==> flow/design.v <==
`timescale 1ns / 1ps
module Cp0(
	input clk, input rst,
	input EX_flush,
	input [2:0] op, input [4:0] rdField, input [2:0] selField, input [31:0] dataIn,
	input [1:0] copNum,
	output reg eret,
	output reg [31:0] dataOut,
	input [4:0] interruptReq,
	input [31:0] regEntryLo0In, output [31:0] regEntryLo0Out,
	input [31:0] regEntryLo1In, output [31:0] regEntryLo1Out,
	input [31:0] regEntryHiIn, output [31:0] regEntryHiOut,
	input [31:0] regPageMaskIn, output [31:0] regPageMaskOut,
	input [31:0] regIndexIn, output [31:0] regIndexOut,
	output [4:0] regWiredOut, input [4:0] regRandomIn,
	output regWiredWrite, output [1:0] TLBop,
	output [31:0] regEPCOut, output [31:0] regErrorEPCOut,
	output statusEXL, output statusERL, output statusBEV, output causeIV,
	output userMode, output interrupt, output [3:0] copAccess,
	input [31:0] regEPCIn, input bdIn, input [4:0] excCodeIn,
	input excAccept, input [31:0] badVAddrIn, input writeBadVAddr
);
	wire [31:0] regIndex, regIndexWe, regIndexDin; 
	wire [31:0] regRandom, regRandomWe, regRandomDin; 
	wire [31:0] regEntryLo0, regEntryLo0We, regEntryLo0Din; 
	wire [31:0] regEntryLo1, regEntryLo1We, regEntryLo1Din; 
	wire [31:0] regContext, regContextWe, regContextDin; 
	wire [31:0] regPageMask, regPageMaskWe, regPageMaskDin; 
	wire [31:0] regWired; 
	wire [31:0] regBadVAddr, regBadVAddrWe, regBadVAddrDin; 
	wire [31:0] regCount; 
	wire [31:0] regEntryHi, regEntryHiWe, regEntryHiDin; 
	wire [31:0] regCompare; 
	wire [31:0] regStatus, regStatusWe, regStatusDin; 
	wire [31:0] regCause, regCauseWe, regCauseDin; 
	wire [31:0] regEPC, regEPCWe, regEPCDin; 
	wire [31:0] regPRId; 
	wire [31:0] regConfig; 
	wire [31:0] regConfig1; 
	wire [31:0] regErrorEPC; 
	reg [63:0] regSysTimer;
	wire [63:0] regSysTimerNext = regSysTimer + 1'b1;
	always @ (posedge clk)
	begin
		if(rst)
			regSysTimer <= 64'h0;
		else
			regSysTimer <= regSysTimerNext;
	end
	reg [31:0] dataIn_reg;
	reg [4:0] rdField_reg;
	reg [2:0] selField_reg;
	wire [31:0] cp0RegWe;
	reg [31:0] cp0RegWe_reg;
	reg [1:0] tlbOp;
	reg tlbp, tlbr;
	reg excAccept_reg;
	reg [1:0] statusEXL_reg; 
	Cp0Reg #(.SOFTWARE_MASK(32'h0000001f), .RESET_STATE(0)) RegIndex(.clk(clk), .rst(rst),
		.sDin(dataIn_reg), .sWe(cp0RegWe[0]), .hDin(regIndexDin), .hWe(regIndexWe), .dout(regIndex));
	assign regRandom = regRandomDin;
	Cp0Reg #(.SOFTWARE_MASK(32'h03ffffff), .RESET_STATE(0)) RegEntryLo0(.clk(clk), .rst(rst),
		.sDin(dataIn_reg), .sWe(cp0RegWe[2]), .hDin(regEntryLo0Din), .hWe(regEntryLo0We), .dout(regEntryLo0));
	Cp0Reg #(.SOFTWARE_MASK(32'h03ffffff), .RESET_STATE(0)) RegEntryLo1(.clk(clk), .rst(rst),
		.sDin(dataIn_reg), .sWe(cp0RegWe[3]), .hDin(regEntryLo1Din), .hWe(regEntryLo1We), .dout(regEntryLo1));
	Cp0Reg #(.SOFTWARE_MASK(32'hff800000), .RESET_STATE(0)) RegContext(.clk(clk), .rst(rst),
		.sDin(dataIn_reg), .sWe(cp0RegWe[4]), .hDin(regContextDin), .hWe(regContextWe), .dout(regContext));
	Cp0Reg #(.SOFTWARE_MASK(32'h1fffe000), .RESET_STATE(0)) RegPageMask(.clk(clk), .rst(rst),
		.sDin(dataIn_reg), .sWe(cp0RegWe[5]), .hDin(regPageMaskDin), .hWe(regPageMaskWe), .dout(regPageMask));
	Cp0Reg #(.SOFTWARE_MASK(32'h0000001f), .RESET_STATE(0)) RegWired(.clk(clk), .rst(rst),
		.sDin(dataIn_reg), .sWe(cp0RegWe[6]), .hDin(32'h0), .hWe(32'h0), .dout(regWired));
	Cp0Reg #(.SOFTWARE_MASK(0), .RESET_STATE(0)) RegBadVAddr(.clk(clk), .rst(rst),
		.sDin(dataIn_reg), .sWe(cp0RegWe[8]), .hDin(regBadVAddrDin), .hWe(regBadVAddrWe), .dout(regBadVAddr));
	Cp0Reg #(.SOFTWARE_MASK(32'hffffffff), .RESET_STATE(0)) RegCount(.clk(clk), .rst(rst), 
		.sDin(dataIn_reg), .sWe(cp0RegWe[9]), .hDin(regCount + 1'b1), .hWe(32'hffffffff), .dout(regCount));
	Cp0Reg #(.SOFTWARE_MASK(32'hffffe0ff), .RESET_STATE(0)) RegEntryHi(.clk(clk), .rst(rst),
		.sDin(dataIn_reg), .sWe(cp0RegWe[10]), .hDin(regEntryHiDin), .hWe(regEntryHiWe), .dout(regEntryHi));
	Cp0Reg #(.SOFTWARE_MASK(32'hffffffff), .RESET_STATE(0)) RegCompare(.clk(clk), .rst(rst),
		.sDin(dataIn_reg), .sWe(cp0RegWe[11]), .hDin(32'h0), .hWe(32'h0), .dout(regCompare));
	Cp0Reg #(.SOFTWARE_MASK(32'h1040ff17), .RESET_STATE(32'h10400004)) RegStatus(.clk(clk), .rst(rst),
		.sDin(dataIn_reg), .sWe(cp0RegWe[12]), .hDin(regStatusDin), .hWe(regStatusWe), .dout(regStatus));
	Cp0Reg #(.SOFTWARE_MASK(32'h00800300), .RESET_STATE(0)) RegCause(.clk(clk), .rst(rst),
		.sDin(dataIn_reg), .sWe(cp0RegWe[13]), .hDin(regCauseDin), .hWe(regCauseWe), .dout(regCause));
	Cp0Reg #(.SOFTWARE_MASK(32'hffffffff), .RESET_STATE(0)) RegEPC(.clk(clk), .rst(rst),
		.sDin(dataIn_reg), .sWe(cp0RegWe[14]), .hDin(regEPCDin), .hWe(regEPCWe), .dout(regEPC));
	Cp0Reg #(.SOFTWARE_MASK(32'h0), .RESET_STATE(32'h00_01_00_00)) RegPRId(.clk(clk), .rst(rst),
		.sDin(dataIn_reg), .sWe(cp0RegWe[15]), .hDin(0), .hWe(0), .dout(regPRId));
	Cp0Reg #(.SOFTWARE_MASK(32'h0), .RESET_STATE(32'h80000083)) RegConfig(.clk(clk), .rst(rst),
		.sDin(dataIn_reg), .sWe(1'b0), .hDin(0), .hWe(0), .dout(regConfig));
	Cp0Reg #(.SOFTWARE_MASK(32'h0), .RESET_STATE(32'h3ee97480)) RegConfig1(.clk(clk), .rst(rst),
		.sDin(dataIn_reg), .sWe(1'b0), .hDin(0), .hWe(0), .dout(regConfig1));
	Cp0Reg #(.SOFTWARE_MASK(32'hffffffff), .RESET_STATE(0)) RegErrorEPC(.clk(clk), .rst(rst),
		.sDin(dataIn_reg), .sWe(cp0RegWe[30]), .hDin(32'h0), .hWe(32'h0), .dout(regErrorEPC));
	assign cp0RegWe = cp0RegWe_reg;
	assign regIndexDin = regIndexIn;
	assign regIndexWe = {tlbp, 26'h0, {5{tlbp}}};
	assign regRandomDin = {27'h0, regRandomIn};
	assign regRandomWe = {27'h0, 5'b11111};
	assign regEntryLo0Din = regEntryLo0In;
	assign regEntryLo0We = {6'h0, {26{tlbr}}};
	assign regEntryLo1Din = regEntryLo1In;
	assign regEntryLo1We = {6'h0, {26{tlbr}}};	
	assign regPageMaskDin = regPageMaskIn;
	assign regPageMaskWe = {3'h0, {16{tlbr}}, 13'h0};
	assign regEntryHiDin = writeBadVAddr? badVAddrIn: regEntryHiIn;
	assign regEntryHiWe = {{19{tlbr | writeBadVAddr}}, 5'h0, {8{tlbr}}};
	assign regContextDin = {9'h0, badVAddrIn[31:13], 4'h0};
	assign regContextWe = {9'h0, {19{writeBadVAddr}}, 4'h0};
	assign regBadVAddrDin = badVAddrIn;
	assign regBadVAddrWe = {32{writeBadVAddr}};
	assign regEPCDin = regEPCIn;
	assign regEPCWe = {32{excAccept_reg & ~statusEXL_reg[1]}};
	reg [5:0] interruptCapture;
	wire timerInt = (regCount == regCompare);
	wire [7:0] interruptMasked = {timerInt, interruptReq, regCause[9:8]} & regStatus[15:8];
	always @ (posedge clk)
	begin
		if((interrupt & excAccept) | rst)
			interruptCapture <= 6'b0;
		else
		begin
			if(interruptMasked[7]) interruptCapture[5] <= 1'b1;
			if(interruptMasked[6]) interruptCapture[4] <= 1'b1;
			if(interruptMasked[5]) interruptCapture[3] <= 1'b1;
			if(interruptMasked[4]) interruptCapture[2] <= 1'b1;
			if(interruptMasked[3]) interruptCapture[1] <= 1'b1;
			if(interruptMasked[2]) interruptCapture[0] <= 1'b1;
		end
	end
	assign regCauseWe[15:10] = {6{eret | (interrupt & excAccept)}};
	assign regCauseWe[9:8] = {2{eret}};
	assign regCauseDin[15:10] = eret? 6'h0: interruptCapture;
	assign regCauseDin[9:8] = 2'b0;
	assign interrupt = |{interruptCapture, interruptMasked[1:0]} & (regStatus[2:0] == 3'b001);
	assign userMode = regStatus[4] & ~regStatus[1] & ~regStatus[2];
	assign statusEXL = regStatus[1];
	assign statusERL = regStatus[2];
	assign statusBEV = regStatus[22];
	assign causeIV = regCause[23];
	assign regEPCOut = regEPC;
	assign regErrorEPCOut = regErrorEPC;
	assign regEntryHiOut = regEntryHi;
	assign regEntryLo0Out = regEntryLo0;
	assign regEntryLo1Out = regEntryLo1;
	assign regPageMaskOut = regPageMask;
	assign regIndexOut = regIndex;
	assign regWiredOut = regWired[4:0];
	assign regCauseWe[31] = excAccept_reg & ~statusEXL_reg[1];
	assign regCauseDin[31] = bdIn;
	assign regStatusWe[1] = (eret & ~regStatus[2]) | excAccept;
	assign regStatusDin[1] = excAccept;
	assign regStatusWe[2] = eret;
	assign regStatusDin[2] = 1'b0;
	assign regCauseWe[6:2] = {6{excAccept_reg}};
	assign regCauseDin[6:2] = excCodeIn;
	assign regCauseWe[29:28] = {2{excAccept}};
	assign regCauseDin[29:28] = copNum;
	assign regCauseWe[30] = 0;
	assign regCauseWe[27:16] = 0;
	assign regCauseWe[7] = 0;
	assign regCauseWe[1:0] = 0;
	assign regCauseDin[30] = 0;
	assign regCauseDin[27:16] = 0;
	assign regCauseDin[7] = 0;
	assign regCauseDin[1:0] = 0;
	assign regStatusWe[31:3] = 0;
	assign regStatusWe[0] = 0;
	assign regStatusDin[31:3] = 0;
	assign regStatusDin[0] = 0;
	always @ (posedge clk)
	begin
		if(rst)
		begin
			dataIn_reg <= 32'h0;
			excAccept_reg <= 1'b0;
			dataOut <= 32'h0;
			statusEXL_reg <= 2'b00;
		end
		else
		begin
			rdField_reg <= rdField;
			selField_reg <= selField;
			dataIn_reg <= dataIn;
			excAccept_reg <= excAccept;
			case({rdField_reg, selField_reg})
			8'b00000_000: dataOut <= regIndex;
			8'b00001_000: dataOut <= regRandom;
			8'b00010_000: dataOut <= regEntryLo0;
			8'b00011_000: dataOut <= regEntryLo1;
			8'b00100_000: dataOut <= regContext;
			8'b00101_000: dataOut <= regPageMask;
			8'b00110_000: dataOut <= regWired;
			8'b01000_000: dataOut <= regBadVAddr;
			8'b01001_000: dataOut <= regCount;
			8'b01001_110: dataOut <= regSysTimerNext[31:0];
			8'b01001_111: dataOut <= regSysTimer[63:32];
			8'b01010_000: dataOut <= regEntryHi;
			8'b01011_000: dataOut <= regCompare;
			8'b01100_000: dataOut <= regStatus;
			8'b01101_000: dataOut <= regCause;
			8'b01110_000: dataOut <= regEPC;
			8'b01111_000: dataOut <= regPRId;
			8'b10000_000: dataOut <= regConfig;
			8'b10000_001: dataOut <= regConfig1;
			8'b11110_000: dataOut <= regErrorEPC;
			default: dataOut <= 32'h0;
			endcase
			statusEXL_reg[0] <= regStatus[1];
			statusEXL_reg[1] <= statusEXL_reg[0] & regStatus[1];
		end
		if(rst | EX_flush)
		begin
			cp0RegWe_reg <= 32'h0;
			tlbOp <= 2'b00;
			tlbp <= 1'b0;
			tlbr <= 1'b0;
			eret <= 1'b0;
		end
		else
		begin
			cp0RegWe_reg[0] <= (op == 3'b010) & (rdField == 5'h00);
			cp0RegWe_reg[1] <= (op == 3'b010) & (rdField == 5'h01);
			cp0RegWe_reg[2] <= (op == 3'b010) & (rdField == 5'h02);
			cp0RegWe_reg[3] <= (op == 3'b010) & (rdField == 5'h03);
			cp0RegWe_reg[4] <= (op == 3'b010) & (rdField == 5'h04);
			cp0RegWe_reg[5] <= (op == 3'b010) & (rdField == 5'h05);
			cp0RegWe_reg[6] <= (op == 3'b010) & (rdField == 5'h06);
			cp0RegWe_reg[7] <= (op == 3'b010) & (rdField == 5'h07);
			cp0RegWe_reg[8] <= (op == 3'b010) & (rdField == 5'h08);
			cp0RegWe_reg[9] <= (op == 3'b010) & (rdField == 5'h09);
			cp0RegWe_reg[10]<= (op == 3'b010) & (rdField == 5'h0a);
			cp0RegWe_reg[11]<= (op == 3'b010) & (rdField == 5'h0b);
			cp0RegWe_reg[12]<= (op == 3'b010) & (rdField == 5'h0c);
			cp0RegWe_reg[13]<= (op == 3'b010) & (rdField == 5'h0d);
			cp0RegWe_reg[14]<= (op == 3'b010) & (rdField == 5'h0e);
			cp0RegWe_reg[15]<= (op == 3'b010) & (rdField == 5'h0f);
			cp0RegWe_reg[16]<= (op == 3'b010) & (rdField == 5'h10);
			cp0RegWe_reg[17]<= (op == 3'b010) & (rdField == 5'h11);
			cp0RegWe_reg[18]<= (op == 3'b010) & (rdField == 5'h12);
			cp0RegWe_reg[19]<= (op == 3'b010) & (rdField == 5'h13);
			cp0RegWe_reg[20]<= (op == 3'b010) & (rdField == 5'h14);
			cp0RegWe_reg[21]<= (op == 3'b010) & (rdField == 5'h15);
			cp0RegWe_reg[22]<= (op == 3'b010) & (rdField == 5'h16);
			cp0RegWe_reg[23]<= (op == 3'b010) & (rdField == 5'h17);
			cp0RegWe_reg[24]<= (op == 3'b010) & (rdField == 5'h18);
			cp0RegWe_reg[25]<= (op == 3'b010) & (rdField == 5'h19);
			cp0RegWe_reg[26]<= (op == 3'b010) & (rdField == 5'h1a);
			cp0RegWe_reg[27]<= (op == 3'b010) & (rdField == 5'h1b);
			cp0RegWe_reg[28]<= (op == 3'b010) & (rdField == 5'h1c);
			cp0RegWe_reg[29]<= (op == 3'b010) & (rdField == 5'h1d);
			cp0RegWe_reg[30]<= (op == 3'b010) & (rdField == 5'h1e);
			cp0RegWe_reg[31]<= (op == 3'b010) & (rdField == 5'h1f);
			case(op)
			3'b011: tlbOp <= 2'b01; 
			3'b100: tlbOp <= 2'b10; 
			3'b101: tlbOp <= 2'b11; 
			default: tlbOp <= 2'b00;
			endcase
			tlbp <= (op == 3'b110);
			tlbr <= (op == 3'b011);
			eret <= (op == 3'b111);
		end
	end
	assign TLBop = tlbOp;
	assign regWiredWrite = cp0RegWe[6];
	assign copAccess[3:1] = regStatus[31:29];
	assign copAccess[0] = regStatus[28] | ~userMode;
endmodule
`timescale 1ns / 1ps
module Cp0Reg #(
	parameter SOFTWARE_MASK = 32'b0000_0000_0000_0000_0000_0000_0000_0000,
	parameter RESET_STATE = 32'b0000_0000_0000_0000_0000_0000_0000_0000
)
(
	input clk, input rst,
	input [31:0] sDin, input sWe,
	input [31:0] hDin, input [31:0] hWe,
	output [31:0] dout
);
	genvar i;
	generate
	for(i = 0; i < 32; i = i+1)
	begin: Cp0Reg_1b
		reg regBit = RESET_STATE[i];
		assign dout[i] = regBit;
		always @ (posedge clk)
		begin
			if(rst)
				regBit <= RESET_STATE[i];
			else
			begin
				if(SOFTWARE_MASK[i] & sWe)
					regBit <= sDin[i];
				else if(hWe[i])
					regBit <= hDin[i];
			end
		end
	end
	endgenerate
endmodule
[Reports on Cp0]
The steps from the RTL of Cp0 to its reports follow in flow order.
Line numbers count from 1 in the design file above.
Library cell names are shortened.
A cell with - has no value.
Design
  top module: Cp0
  clock: clk
  standard-cell library: sky130hd
  corner: tt_025C_1v80

[Elaborated design]
Counts by Yosys on the flattened word-level netlist (proc, flatten, opt, wreduce; memories kept). Register bits leave out memories and registers merged into their read ports (data or address). Print and check cells are left out. Cells with the same type and inputs are merged into one.
Cells by class
  add/subtract/negate cells: 2
  eq/ne operators: 39
  mux-type cells: 397
  bitwise operators: 31
  reduce/logical cells: 13
Operators by type and width (count)
  parallel mux 32 bit (select 20 bit): 1
  two-way mux 1 bit: 393
  == test 8 x 7 -> 1 bit with constant B: 10
  adder 64 x 1 -> 64 bit with constant B: 1
  adder 32 x 1 -> 32 bit with constant B: 1
  == test 32 bit: 1
  two-way mux 32 bit: 1
  == test 5 x 4 -> 1 bit with constant B: 6
  == test 8 x 6 -> 1 bit with constant B: 3
  == test 8 bit with constant B: 3
  bitwise AND 1 bit: 20
  nonzero test 2 bit: 10
  == test 8 x 5 -> 1 bit with constant B: 2
  == test 5 x 3 -> 1 bit with constant B: 3
  == test 3 bit with constant B: 4
  == test 5 x 2 -> 1 bit with constant B: 2
  == test 8 x 4 -> 1 bit with constant B: 1
  bitwise AND 8 bit: 1
  logical NOT 8 bit: 1
  OR reduction 8 bit: 1
  bitwise OR 1 bit: 6
  == test 3 x 2 -> 1 bit with constant B: 2
  parallel mux 2 bit (select 3 bit): 1
  two-way mux 6 bit: 1
  == test 5 bit with constant B: 1
  logical NOT 5 bit: 1
  NOT 1 bit: 4
  == test 3 x 1 -> 1 bit with constant B: 1
Bit counts
  register bits after elaboration: 469
  input bits: 290

[Depth]
Yosys ltp: most cells in a row. Word level: on the elaborated netlist, between registers, memories and ports. Mapped: between sequential cells and ports; inverters and the memories' decode and read muxes count.
Logic depth
  word-level depth: 6
  ABC_AREA: 0
  gate-level depth with buffers: 9

[Netlist]
Source: synth_stat.txt of the flow (Yosys; design flattened, memories mapped). It holds for the ABC_AREA given above (unset counts as 0); a run with the other value may have another netlist.
Cells by type
  dfxtp_1: count 461, total area 9.23E+03 sq um
  mux2i_1: count 284, total area 2.84E+03 sq um
  buf_4: count 232, total area 1741.67 sq um
  nor2_1: count 428, total area 1.61E+03 sq um
  a21oi_1: count 172, total area 860.826 sq um
  clkbuf_1: count 180, total area 675.648 sq um
  a211oi_1: count 88, total area 660.634 sq um
  nand2_1: count 143, total area 536.765 sq um
  xnor2_1: count 57, total area 499.229 sq um
  a22oi_1: count 64, total area 480.461 sq um
  nand3_1: count 80, total area 400.384 sq um
  o21ai_0: count 70, total area 350.336 sq um
  nor2b_1: count 52, total area 325.312 sq um
  nand4_1: count 45, total area 281.52 sq um
  edfxtp_1: count 8, total area 240.23 sq um
  xor2_1: count 23, total area 201.443 sq um
  nor3_1: count 37, total area 185.178 sq um
  a311oi_1: count 21, total area 183.926 sq um
Not listed: further types 58, cells in them 457.
Mapped netlist
  standard cells after synthesis: 2902
  synthesis area: 0.0246386 sq mm
  flip-flops: 469
By module: a second synthesis without flattening, with its own total; a netlist apart from the flattened one above.
Unflattened totals
  cells (unflattened synthesis): 4112
  area total of the unflattened synthesis: 0.039409 sq mm
Rows give one instance, submodules left out.
Modules
  Cp0: times used 1, cells 1569, area 0.0122192 sq mm, sequential area 0.0033832 sq mm
  Cp0Reg: times used 4, cells 170, area 0.001848 sq mm, sequential area 0.0006406 sq mm
  Cp0Reg: times used 2, cells 162, area 0.0017329 sq mm, sequential area 0.0006406 sq mm
  Cp0Reg: times used 2, cells 137, area 0.0014339 sq mm, sequential area 0.0006406 sq mm
  Cp0Reg: times used 1, cells 164, area 0.0019168 sq mm, sequential area 0.0006406 sq mm
  Cp0Reg: times used 1, cells 150, area 0.0016241 sq mm, sequential area 0.0006406 sq mm
  Cp0Reg: times used 1, cells 150, area 0.0015653 sq mm, sequential area 0.0006406 sq mm
  Cp0Reg: times used 1, cells 142, area 0.0015565 sq mm, sequential area 0.0006406 sq mm
  Cp0Reg: times used 1, cells 135, area 0.0013751 sq mm, sequential area 0.0006406 sq mm
  Cp0Reg: times used 1, cells 131, area 0.0013676 sq mm, sequential area 0.0006406 sq mm
  Cp0Reg: times used 1, cells 131, area 0.0013563 sq mm, sequential area 0.0006406 sq mm
  Cp0Reg: times used 1, cells 131, area 0.001355 sq mm, sequential area 0.0006406 sq mm
  Cp0Reg: times used 1, cells 131, area 0.0013475 sq mm, sequential area 0.0006406 sq mm

[Timing after synthesis]
OpenSTA on the mapped netlist: ideal clock, no wires. The path of least setup slack (recovery checks aside). Input and output delay are each 20% of the period. Register names are those of the netlist, which keeps one name where synthesis merged equal registers.
Timing path post-synthesis
  kind: reg-to-reg
  start: reg rdField_reg[1]
  end: reg dataOut[17]
  period: 2.62 ns
  time at the first pin: 0.000 ns
  data arrival time: 2.186 ns
  slack: 0.343 ns
  delay of the path: 2.277 ns
  stages on the path: 9
  period reached after synthesis: 2.277 ns
"delay of the path" is the arrival time less input delay plus setup time.
"stages on the path": output pins that drive a net of the path, with the launching flip-flop's if there is one; two outputs of one cell count as two.
"period reached after synthesis" = period - worst setup slack (recovery checks aside). The figure is calculated, with input and output delays left at 20% of the set period.
Between the ends stands the longest chain of elaborated cells between them, by number of cells; it is not shown to be the way that was timed. Of several equally long chains one is given.
A line is the first line of the expression or statement that the cell stems from. Yosys adds cells for indexed reads and writes and turns some case tables into memories.
At most two assigning lines are given for a register; there are more.
Between the ends, post-synthesis
  cell sequence: edfxtp_1 buf_6 or4b_1 buf_2 or3_1 o21a_1 o211a_4 buf_6 a311oi_1
  length of the longest elaborated chain: 2
Ends and longest elaborated chain, post-synthesis
  start, declared: line 51  | reg [4:0] rdField_reg;
  start, assigned: line 181  | rdField_reg <= rdField;
  == test 8 bit: line 185  | case({rdField_reg, selField_reg})
  parallel mux 32 bit (select 20 bit): line 185
  end, assigned: line 186  | 8'b00000_000: dataOut <= regIndex;
  end, assigned: line 187  | 8'b00001_000: dataOut <= regRandom;
  end, declared: line 8  | output reg [31:0] dataOut,

[Path in the finished layout]
From the final timing report of stored run 1: the path of least setup slack in the routed layout; clock arrival at registers is part of the times.
Timing path after layout
  kind: reg-to-reg
  start: reg rdField_reg[0]
  end: reg dataOut[12]
  period: 1.82 ns
  time at the first pin: 0.75 ns
  data arrival time: 3.05 ns
  slack: -0.62 ns
  stages on the path: 10
Between the ends stands the longest chain of elaborated cells between them, by number of cells; it is not shown to be the way that was timed. Of several equally long chains one is given.
At most two assigning lines are given for a register; there are more.
Between the ends, after layout
  cell sequence: edfxtp_1 buf_4 or4b_4 buf_6 buf_12 nor2_4 buf_4 a222oi_1 o22a_1 a211oi_2
  length of the longest elaborated chain: 2
Ends and longest elaborated chain, after layout
  start, declared: line 51  | reg [4:0] rdField_reg;
  start, assigned: line 181  | rdField_reg <= rdField;
  == test 8 bit: line 185  | case({rdField_reg, selField_reg})
  parallel mux 32 bit (select 20 bit): line 185
  end, assigned: line 186  | 8'b00000_000: dataOut <= regIndex;
  end, assigned: line 187  | 8'b00001_000: dataOut <= regRandom;
  end, declared: line 8  | output reg [31:0] dataOut,

Add stored flow runs of Cp0

Measured results for Cp0: 2 stored runs of the Yosys and OpenROAD flow on sky130hd. The settings differ; the order carries no meaning. The constraints put input and output delay at 20% of the set period each and load the outputs with 0.01 pF.
"achieved period": clock period set for the run, less the worst setup slack. It is reckoned from that one timing run; input and output delays stay at 20% of the period that was set.
"time used up by the worst setup path": the worst setup path's part of the clock period (all of it between registers, 20% less for each end at a port) less its slack. A launch clock that arrives late makes it longer, a capture clock that arrives late makes it shorter.
"power" is the tool's figure for a default switching activity; nothing was simulated.

==> stored run 1: settings <==
{ "period_ns": 1.82, "CORE_UTILIZATION": 23, "SETUP_SLACK_MARGIN": 0.27, "PLACE_DENSITY_LB_ADDON": 0.18, "CELL_PAD_IN_SITES_GLOBAL_PLACEMENT": 0, "CELL_PAD_IN_SITES_DETAIL_PLACEMENT": 1, "GPL_ROUTABILITY_DRIVEN": 0, "CTS_CLUSTER_SIZE": 48, "CTS_CLUSTER_DIAMETER": 27, "MAX_ROUTING_LAYER": "met5", "CAP_MARGIN": 20, "CORE_MARGIN": 2, "SLEW_MARGIN": 20 }
==> stored run 1: results <==
area of the synthesized netlist: 0.0246386 sq mm
die size: 0.10976 sq mm
standard-cell area after layout: 0.0445878 sq mm
final design utilization: 0.418
setup slack of the worst path: -0.616 ns
post-route setup TNS: -30.196 ns
worst-case hold slack: 0.161 ns
power: 0.041459 W
achieved period: 2.436 ns
time used up by the worst setup path: 2.44 ns
worst path kind: reg-to-reg

==> stored run 2: settings <==
{ "period_ns": 3.91, "CORE_UTILIZATION": 56, "PLACE_DENSITY_LB_ADDON": 0.13, "CORE_ASPECT_RATIO": 1.71, "CORE_MARGIN": 3, "CELL_PAD_IN_SITES_GLOBAL_PLACEMENT": 0, "CELL_PAD_IN_SITES_DETAIL_PLACEMENT": 0, "GPL_TIMING_DRIVEN": 0, "GPL_ROUTABILITY_DRIVEN": 1, "CTS_CLUSTER_SIZE": 56, "CAP_MARGIN": 15, "MAX_ROUTING_LAYER": "met5", "SLEW_MARGIN": 20 }
==> stored run 2: results <==
area of the synthesized netlist: 0.0246386 sq mm
die size: 0.0466417 sq mm
standard-cell area after layout: 0.0315703 sq mm
final design utilization: 0.732
setup slack of the worst path: -0.391 ns
post-route setup TNS: -2.431 ns
worst-case hold slack: 0.459 ns
power: 0.011209 W
achieved period: 4.301 ns
time used up by the worst setup path: 4.30 ns
worst path kind: reg-to-reg
